==> flow/design.v <==
module Division(
	input         clock,
	input         start,
	input  [31:0] a,  
	input  [31:0] b,  
	output [31:0] q,  
	output [31:0] r   
);
	reg [31:0] rem;  
	reg [31:0] div;  
	reg [31:0] dit;  
	reg [31:0] count;  
	initial
	begin
	count  = 32'b0;
	end
	always @(posedge clock) begin
		if (start==1) begin
			div <= b;
			rem <= 32'b0;
			dit <= a;
			count <= 32'b1; 
		end
		if (count >= 1 && count <= 32) begin
			count <= count +1;
			if (((rem << 1)+(dit >> 31)) < b) begin
				rem <= (rem << 1) + (dit >> 31);
				dit <= (dit << 1);
			end 
			else begin
				rem <= ((rem << 1) + (dit >> 31)) - div;
				dit <= (dit << 1)+1;
			end
		end
	end
	assign q = dit;
	assign r = rem;
endmodule
Step by step through the tools: Division
The steps from the RTL of Division to its reports follow in flow order.
Line numbers count from 1 in the design file above.
Operators: Yosys type, input widths -> output width; for muxes data width and select width s.
{"block": "design", "top": "Division", "clock_port": "clock", "library": "sky130hd", "lib_corner": "tt_025C_1v80"}

Word-level counts
Yosys after proc, flatten, opt, wreduce and memory -nomap, before mapping. Memory bits, and registers merged into a memory's read port (data or address), are not among the register bits. Print and check cells are not counted. Equal cells are merged and count once.
{"block": "classes", "addsub": 4, "compare": 3, "mux": 8, "reduce_logical": 2}
{"block": "op_table", "op": "$mux 32", "n": 8}
{"block": "op_table", "op": "$add 32x1->32 const B", "n": 2}
{"block": "op_table", "op": "$add 32x1->32", "n": 1}
{"block": "op_table", "op": "$ge 32x1->1 const B", "n": 1}
{"block": "op_table", "op": "$sub 32x32->32", "n": 1}
{"block": "op_table", "op": "$lt 32x32->1", "n": 1}
{"block": "op_table", "op": "$le 32x6->1 const B", "n": 1}
{"block": "op_table", "op": "$reduce_bool 2->1", "n": 1}
{"block": "op_table", "op": "$logic_and 1x1->1", "n": 1}
{"block": "bits", "ff_bits": 128, "inputBits": 66, "out_inout_bits": 64, "elab_cells": 21}

Longest topological paths
Longest topological path by Yosys (ltp), each cell counted once; first at word level (registers and memories cut), then after technology mapping (sequential cells cut; the memories' decode and read muxes count).
{"block": "depth", "ltp_word": 4, "abc_area": 1, "mapped_depth": 17}

Synthesis result
Yosys stat after the flow's synthesis: flattened, memories mapped to cells. It holds for the ABC_AREA given above (unset counts as 0); a run with the other value may have another netlist.
Totals and module areas in this step are rounded.
{"block": "mapped", "mapped_cells": 1055, "area_mm2": 0.00842, "sequential_area_mm2": 0.00384, "flip_flops": 128}
{"block": "by_type", "cell_type": "sky130_fd_sc_hd__edfxtp_1", "n": 128, "type_area_um2": 3.84E+03}
{"block": "by_type", "cell_type": "sky130_fd_sc_hd__nand2_1", "n": 374, "type_area_um2": 1.4E+03}
{"block": "by_type", "cell_type": "sky130_fd_sc_hd__ha_1", "n": 65, "type_area_um2": 813.28}
{"block": "by_type", "cell_type": "sky130_fd_sc_hd__inv_1", "n": 182, "type_area_um2": 683.155}
{"block": "by_type", "cell_type": "sky130_fd_sc_hd__nor2_1", "n": 101, "type_area_um2": 379.114}
{"block": "by_type", "cell_type": "sky130_fd_sc_hd__a21oi_1", "n": 49, "type_area_um2": 245.235}
{"block": "by_type", "cell_type": "sky130_fd_sc_hd__nand3_1", "n": 40, "type_area_um2": 200.192}
{"block": "by_type", "cell_type": "sky130_fd_sc_hd__xor2_1", "n": 16, "type_area_um2": 140.134}
{"block": "by_type", "cell_type": "sky130_fd_sc_hd__nand3b_1", "n": 18, "type_area_um2": 135.13}
{"block": "by_type", "cell_type": "sky130_fd_sc_hd__nand4_1", "n": 14, "type_area_um2": 87.584}
{"block": "by_type", "cell_type": "sky130_fd_sc_hd__o21ai_0", "n": 12, "type_area_um2": 60.058}
{"block": "by_type", "cell_type": "sky130_fd_sc_hd__buf_6", "n": 5, "type_area_um2": 56.304}
{"block": "by_type", "cell_type": "sky130_fd_sc_hd__nor3_1", "n": 8, "type_area_um2": 40.038}
{"block": "by_type", "cell_type": "sky130_fd_sc_hd__buf_2", "n": 7, "type_area_um2": 35.034}
{"block": "by_type", "cell_type": "sky130_fd_sc_hd__buf_4", "n": 3, "type_area_um2": 22.522}
{"block": "by_type", "cell_type": "sky130_fd_sc_hd__nand2_4", "n": 2, "type_area_um2": 22.522}
{"block": "by_type", "cell_type": "sky130_fd_sc_hd__buf_12", "n": 1, "type_area_um2": 20.019}
{"block": "by_type", "cell_type": "sky130_fd_sc_hd__fa_1", "n": 1, "type_area_um2": 20.019}
Not listed: further types 20, cells in them 29.

Worst setup path after synthesis
Path of least setup slack by OpenSTA after synthesis, without wires, with an ideal clock, recovery checks aside; 20% of the period is set as input and as output delay. Where synthesis merged equal registers, the netlist keeps one of their names.
{"block": "synth_path", "path_kind": "register -> register", "startpoint": "reg count[0]", "endpoint": "reg count[0]", "clock_period_ps": 5030, "setup_ps": 414, "launch_ps": 0, "arrival_ps": 2603, "slack_ps": 2013, "delay_ps": 3017, "stages": 10, "synth_period_reached_ps": 3017}
"delay_ps" is the arrival time less input delay plus setup time.
"stages" counts driving pins, that of a launching flip-flop among them; a cell with two outputs on the path counts twice.
"synth_period_reached_ps" = period - worst setup slack (recovery checks aside). The figure is calculated, with input and output delays left at 20% of the set period.
Between the ends stands the longest chain of elaborated cells between them, by number of cells; it is not shown to be the way that was timed. Of several equally long chains one is given.
A line is the first line of the expression or statement that the cell stems from. Yosys adds cells for indexed reads and writes and turns some case tables into memories.
Only ways into the end's enable, where the timed path ends, are counted here.
{"block": "synth_between", "cell_sequence": "sky130_fd_sc_hd__edfxtp_1 sky130_fd_sc_hd__inv_1 sky130_fd_sc_hd__ha_1 sky130_fd_sc_hd__nand2_1 sky130_fd_sc_hd__nor3_2 sky130_fd_sc_hd__o21a_1 sky130_fd_sc_hd__nand4_2 sky130_fd_sc_hd__nor2_4 sky130_fd_sc_hd__buf_4 sky130_fd_sc_hd__or2_2", "elab_chain_cells": 3}
{"block": "synth_lines", "element": "from (decl)", "line_no": 12, "text": "reg [31:0] count;"}
{"block": "synth_lines", "element": "from (assign)", "line_no": 22, "text": "count <= 32'b1;"}
{"block": "synth_lines", "element": "from (assign)", "line_no": 25, "text": "count <= count +1;"}
{"block": "synth_lines", "element": "$ge 32x1->1", "line_no": 24, "text": "if (count >= 1 && count <= 32) begin"}
{"block": "synth_lines", "element": "$logic_and 1x1->1", "line_no": 24}
{"block": "synth_lines", "element": "$reduce_bool 2->1"}
{"block": "synth_lines", "element": "to (assign)", "line_no": 22}
{"block": "synth_lines", "element": "to (assign)", "line_no": 25}
{"block": "synth_lines", "element": "to (decl)", "line_no": 12}

Worst path after layout
Path of least setup slack in the final report of flow run A (OpenROAD, finished layout, wires in). Where an end is a register, its clock arrival counts in the times.
The report prints the path's times to 10 ps; the period is as set.
{"block": "layout_path", "path_kind": "input -> register", "startpoint": "in b[19]", "endpoint": "reg rem[27]", "clock_period_ps": 4710, "in_delay_ps": 940, "setup_ps": 240, "launch_ps": 940, "arrival_ps": 3460, "slack_ps": 1450, "stages": 14}
Between the ends stands the longest chain of elaborated cells between them, by number of cells; it is not shown to be the way that was timed. Of several equally long chains one is given.
At most two assigning lines are given for a register; there are more.
{"block": "layout_between", "cell_sequence": "sky130_fd_sc_hd__clkdlybuf4s50_1 sky130_fd_sc_hd__inv_1 sky130_fd_sc_hd__ha_1 sky130_fd_sc_hd__a21oi_1 sky130_fd_sc_hd__o21ai_0 sky130_fd_sc_hd__nand2_1 sky130_fd_sc_hd__a21oi_1 sky130_fd_sc_hd__nor2_2 sky130_fd_sc_hd__buf_4 sky130_fd_sc_hd__nand2_4 sky130_fd_sc_hd__nand2_4 sky130_fd_sc_hd__nand2_1 sky130_fd_sc_hd__nand2_1 sky130_fd_sc_hd__inv_1", "elab_chain_cells": 3}
{"block": "layout_lines", "element": "from (decl)", "line_no": 5, "text": "input [31:0] b,"}
{"block": "layout_lines", "element": "$lt 32x32->1", "line_no": 26, "text": "if (((rem << 1)+(dit >> 31)) < b) begin"}
{"block": "layout_lines", "element": "$mux 32", "line_no": 26}
{"block": "layout_lines", "element": "$mux 32", "line_no": 24, "text": "if (count >= 1 && count <= 32) begin"}
{"block": "layout_lines", "element": "to (assign)", "line_no": 27, "text": "rem <= (rem << 1) + (dit >> 31);"}
{"block": "layout_lines", "element": "to (assign)", "line_no": 31, "text": "rem <= ((rem << 1) + (dit >> 31)) - div;"}
{"block": "layout_lines", "element": "to (decl)", "line_no": 9, "text": "reg [31:0] rem;"}

Appendix: measured runs

Record of 2 stored runs of the RTL-to-layout flow on Division, platform sky130hd. The runs are unordered. Constraints: input delay and output delay 20% of the set period each, output load 0.01 pF.
"achieved_period_ps" means the clock period less the worst setup slack. The figure is calculated, with input and output delays left at 20% of the set period.
"worst_path_ps" means the part of the period allowed to the worst setup path (the constraints hold back 20% at inputs and 20% at outputs) less its slack; where the path has registers, the arrival times of their clocks count too.
"totalPower_mw" is the tool's figure for a default switching activity; nothing was simulated.
"worst_path_ps" is given in steps of 10 ps.
The measured numbers are rounded.

Flow run A
==> flow/run.sh <==
#!/bin/bash
# the make line also repeats the synthesis and layout settings of config.mk as NAME=value (left out here)
make -C /OpenROAD-flow-scripts/flow DESIGN_CONFIG=/design/flow/config.mk WORK_HOME=/design/flow/orfs CLKGATE_MAP_FILE= finish
==> flow/config.mk <==
export PLATFORM = sky130hd
export DESIGN_NAME = Division
export DESIGN_NICKNAME = Division
export VERILOG_FILES = /design/flow/design.v
export SDC_FILE = /design/flow/constraint.sdc
export NUM_CORES = 4
export LEC_CHECK = 0
export ABC_AREA = 1
export CAP_MARGIN = 20
export CELL_PAD_IN_SITES_DETAIL_PLACEMENT = 1
export CELL_PAD_IN_SITES_GLOBAL_PLACEMENT = 2
export CORE_ASPECT_RATIO = 0.76
export CORE_MARGIN = 2
export CORE_UTILIZATION = 18
export PLACE_DENSITY = 0.62
export SLEW_MARGIN = 20
==> flow/constraint.sdc <==
create_clock -name core_clock -period 4.71 [get_ports {clock}]
set_input_delay 0.9420 -clock core_clock [delete_from_list [all_inputs] [get_ports {clock}]]
set_output_delay 0.9420 -clock core_clock [all_outputs]
set_load 0.01 [all_outputs]

==> results of flow run A, as JSON <==
{
  "final_stdcell_area_mm2": 0.0111,
  "finalUtil_pct": 23.8,
  "achieved_period_ps": 3260,
  "total_negative_slack_ps": 0,
  "setup_ws_ps": 1450,
  "synthesis_area_mm2": 0.00842,
  "worst_path_ps": 2320,
  "worstPathKind": "input -> register",
  "final_hold_ws_ps": 550,
  "die_footprint_mm2": 0.0486,
  "totalPower_mw": 3.26
}

Flow run B
==> flow/run.sh <==
#!/bin/bash
# the make line also repeats the synthesis and layout settings of config.mk as NAME=value (left out here)
make -C /OpenROAD-flow-scripts/flow DESIGN_CONFIG=/design/flow/config.mk WORK_HOME=/design/flow/orfs CLKGATE_MAP_FILE= finish
==> flow/config.mk <==
export PLATFORM = sky130hd
export DESIGN_NAME = Division
export DESIGN_NICKNAME = Division
export VERILOG_FILES = /design/flow/design.v
export SDC_FILE = /design/flow/constraint.sdc
export NUM_CORES = 4
export LEC_CHECK = 0
export CAP_MARGIN = 20
export CORE_MARGIN = 2
export CORE_UTILIZATION = 43
export CTS_CLUSTER_DIAMETER = 172
export CTS_CLUSTER_SIZE = 31
export GPL_ROUTABILITY_DRIVEN = 0
export HOLD_SLACK_MARGIN = 0.02
export MAX_ROUTING_LAYER = met5
export PLACE_DENSITY_LB_ADDON = 0.06
export SLEW_MARGIN = 15
==> flow/constraint.sdc <==
create_clock -name core_clock -period 6.6 [get_ports {clock}]
set_input_delay 1.3200 -clock core_clock [delete_from_list [all_inputs] [get_ports {clock}]]
set_output_delay 1.3200 -clock core_clock [all_outputs]
set_load 0.01 [all_outputs]

==> results of flow run B, as JSON <==
{
  "final_stdcell_area_mm2": 0.00966,
  "finalUtil_pct": 56.0,
  "achieved_period_ps": 4210,
  "total_negative_slack_ps": 0,
  "setup_ws_ps": 2390,
  "synthesis_area_mm2": 0.00753,
  "worst_path_ps": 2890,
  "worstPathKind": "input -> register",
  "final_hold_ws_ps": 538,
  "die_footprint_mm2": 0.0186,
  "totalPower_mw": 2.19
}
